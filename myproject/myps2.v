==> flow/design.v <==
`timescale 1ns / 1ps
module ps2_keyboard (input clk, clrn, ps2_clk, ps2_data, rdn, 
            output [7:0] data, 
            output ready,
            output reg overflow  
            );
  reg [3:0] count;      
  reg [9:0] buffer;      
  reg [7:0] fifo[7:0];    
  reg [2:0] w_ptr, r_ptr;   
  reg [2:0] ps2_clk_sync;
  always @ (posedge clk) begin
    ps2_clk_sync <= {ps2_clk_sync[1:0],ps2_clk};
  end
  wire sampling = ps2_clk_sync[2] & ~ps2_clk_sync[1];
  always @ (posedge clk) begin
    if (clrn == 0) begin
        count <= 0;
        w_ptr <= 0;
        r_ptr <= 0;
        overflow <= 0;
    end else if (sampling) begin
        if (count == 4'd10) begin
            if ((buffer[0] == 0) &&    
               (ps2_data) &&      
               (~buffer[9:1])) begin    
                   fifo[w_ptr] <= buffer[8:1];    
                   w_ptr <= w_ptr + 3'b1;
                   overflow <= overflow |  (r_ptr == (w_ptr + 3'b1));
                          end  
                   count <= 0;  
            end else begin
                   buffer[count] <= ps2_data;    
                   count <= count + 3'b1;    
            end
        end
        if (!rdn && ready) begin
          r_ptr <= r_ptr + 3'b1;
          overflow <= 0;
        end
   end
assign ready = (w_ptr != r_ptr);
assign data = fifo[r_ptr];
endmodule 
* Step by step through the tools: ps2_keyboard
Tool output for the design above, in the order of the flow. Lines are those of the file above, counted from 1. Operators carry their Yosys type and port widths (W data, S select, Z words). Library cell names are shortened. Not given: -
Inputs: top ps2_keyboard, clock clk, cell library sky130hd, library corner tt_025C_1v80

* Word-level counts
Yosys after proc, flatten, opt, wreduce and memory -nomap, before mapping. Print and check cells are not counted. Equal cells are merged and count once. Yosys's memory passes give these memory sizes; they may raise the number of words (mostly to a power of two), join words into wider ones and drop unused or constant bits.
Word-level totals: register bits after elaboration 24, bits in latches 0, memory bits (writable) 64, ROM bits 0, clocked read ports x word width 8, memory cells 1, input bits 5, output and inout bits 10
Cells by class: add/sub/neg operators 4, multiply operators 0, div/mod/pow operators 0, magnitude comparators 0, equality and inequality tests 4, shifts and indexed selects 2, mux-type cells 16, bitwise logic cells 10, reductions and logical operators 7
Memories:
- fifo | words 8, width 8, read ports 1, write ports 1, line 9 | reg [7:0] fifo[7:0];
Operators by type and width (count):
- $mux W8 | 4
- $mux W3 | 7
- $shift A1 B5 Y10 | 1
- $shift A1 B5 Y10 const A | 1
- $and A10 B10 Y10 | 1
- $or A10 B10 Y10 | 1
- $not A10 Y10 | 1
- $logic_and A1 B9 Y1 | 1
- $not A9 Y9 | 1
- $add A3 B1 Y3 const B | 2
- $reduce_and A3 Y1 | 2
- $neg A4 Y5 | 1
- $not A1 Y1 | 4
- $add A4 B1 Y4 const B | 1
- $eq A4 B4 Y1 const B | 1
- $mux W4 | 1
- $mux W1 | 4
- $eq A3 B3 Y1 | 1
- $ne A3 B3 Y1 | 1
- $logic_and A1 B1 Y1 | 2
- $ne A2 B1 Y1 const B | 1
- $reduce_or A2 Y1 | 1
- $and A1 B1 Y1 | 1
- $or A1 B1 Y1 | 1
- $logic_not A1 Y1 | 1

* Longest topological paths
Yosys ltp: most cells in a row. Word level: on the elaborated netlist, between registers, memories and ports. Mapped: between sequential cells and ports; inverters and the memories' decode and read muxes count.
Depth: word-level depth 7, ABC_AREA 0, depth in mapped cells 7, gate-level depth less buffers 6

* Mapped cells and area
Source: synth_stat.txt of the flow (Yosys; design flattened, memories mapped). It holds for the ABC_AREA given above (unset counts as 0); a run with the other value may have another netlist. Totals and module areas in this step are rounded.
Cell types (count):
- edfxtp_1 | 77
- mux4_2 | 16
- dfxtp_1 | 14
- mux2_2 | 10
- ha_1 | 8
- nand3_1 | 13
- nand2_1 | 15
- o2bb2ai_1 | 6
- nor4_1 | 7
- xnor2_1 | 5
- nor2_1 | 9
- nand2b_1 | 5
- a21oi_1 | 6
- inv_1 | 7
- xor2_1 | 3
- nor4b_4 | 1
- a21o_1 | 3
- o211ai_1 | 3
Other cell types: 25; their cells: 40.
Mapped netlist: cells in the netlist 248, synthesis area 3920 µm², sequential area 2590 µm², mapped flip-flops 91

* Path before layout
OpenSTA on the mapped netlist: ideal clock, no wires. The path of least setup slack (recovery checks aside). Input and output delay are each 20% of the period. Register names are those of the netlist, which keeps one name where synthesis merged equal registers.
Timing post-synthesis: path kind reg2reg, from register count[0], to memory fifo[0][0], period 3.27 ns, setup time 0.395 ns, launch time at the first pin 0.000 ns, data arrival time 2.256 ns, path slack 0.620 ns, path delay 2.651 ns, stages 8, synthesis period reached 2.65 ns
"path delay" = arrival - input delay + setup time. "stages": output pins that drive a net of the path, with the launching flip-flop's if there is one; two outputs of one cell count as two. "synthesis period reached" = period - worst setup slack (recovery checks aside). The figure is calculated, with input and output delays left at 20% of the set period. Between the ends stands the longest chain of elaborated cells between them, by number of cells; it is not shown to be the way that was timed. Of several equally long chains one is given. A line is the first line of the expression or statement that the cell stems from. Yosys adds cells for indexed reads and writes and turns some case tables into memories. A register here has more assigning lines than the two given. The path ends at the enable pin of a flip-flop; only ways to that pin are counted.
Between the ends, post-synthesis: cell sequence dfxtp_1 > buf_6 > inv_1 > ha_1 > nand3b_4 > nor4b_4 > nand2_1 > nor4_1, cells in the longest elaborated chain 4, elaborated cells between the ends (all ways) 7, classes of those cells 1 x eq/ne; 6 x mux
Ends and longest elaborated chain, post-synthesis:
- from (decl) | line 7 | reg [3:0] count;
- from (assign) | line 18 | count <= 0;
- from (assign) | line 34 | count <= count + 3'b1;
- $eq A4 B4 Y1 | line 23 | if (count == 4'd10) begin
- $mux W3 | line 23
- $mux W3 | line 22 | end else if (sampling) begin
- $mux W3 | line 17 | if (clrn == 0) begin
- to (decl) | line 9 | reg [7:0] fifo[7:0];

* Worst path after layout
From the final timing report of run 1: the path of least setup slack in the routed layout; clock arrival at registers is part of the times.
Timing post-layout: path kind reg2out, from register (name not given), to output port data[2], period 2.03 ns, external output delay 0.41 ns, launch time at the first pin 0.35 ns, data arrival time 1.82 ns, path slack -0.20 ns, stages 5
Between the ends, post-layout: cell sequence dfxtp_4 > buf_12 > mux4_2 > mux2_2 > buf_6
Ends and longest elaborated chain, post-layout:
- to (decl) | line 3 | output [7:0] data,
No chain of elaborated cells between the ends is given.

Hand-over note for ps2_keyboard

ps2_keyboard through Yosys and OpenROAD on sky130hd: 2 stored runs, unordered, with their settings and measured results. The constraints put input and output delay at 20% of the set period each and load the outputs with 0.01 pF.
"clock period achieved": clock period set for the run, less the worst setup slack. It is reckoned from that one timing run; input and output delays stay at 20% of the period that was set.
"allowed time less slack (worst setup path)" = time allowed to the worst setup path (clock period - input delay - output delay, where it has them) - its slack; a late launch clock adds to it, a late capture clock takes from it.
"total power of the final layout" is the tool's figure for a default switching activity; nothing was simulated.
The results are shown rounded.

* Run 1 | settings: period_ns 2.03; CORE_UTILIZATION 35; SETUP_SLACK_MARGIN 0.32; PLACE_DENSITY_LB_ADDON 0.04; CELL_PAD_IN_SITES_DETAIL_PLACEMENT 0; TNS_END_PERCENT 30; ABC_AREA 0; GPL_ROUTABILITY_DRIVEN 1; CAP_MARGIN 20; CORE_MARGIN 2; SLEW_MARGIN 20 | results: overall die area 12100 µm²; standard-cell area after layout 5230 µm²; clock period achieved 2.228 ns; worst hold slack 0.342 ns; synthesis area 3920 µm²; total power of the final layout 4390 uW; post-layout utilization 48.0 %; total negative setup slack -1.51 ns; allowed time less slack (worst setup path) 1.82 ns; class of the worst setup path reg2out; worst setup slack after layout -0.198 ns
* Run 2 | settings: period_ns 4.51; CORE_UTILIZATION 21; PLACE_DENSITY_LB_ADDON 0.05; CORE_ASPECT_RATIO 1.33; CORE_MARGIN 8; MIN_ROUTING_LAYER met1; CAP_MARGIN 20; SLEW_MARGIN 20 | results: total power of the final layout 2010 uW; post-layout utilization 25.5 %; worst setup slack after layout 1.16 ns; synthesis area 3920 µm²; clock period achieved 3.353 ns; worst hold slack 0.333 ns; allowed time less slack (worst setup path) 2.45 ns; class of the worst setup path reg2out; standard-cell area after layout 4680 µm²; total negative setup slack 0.000 ns; overall die area 23400 µm²

End of note.
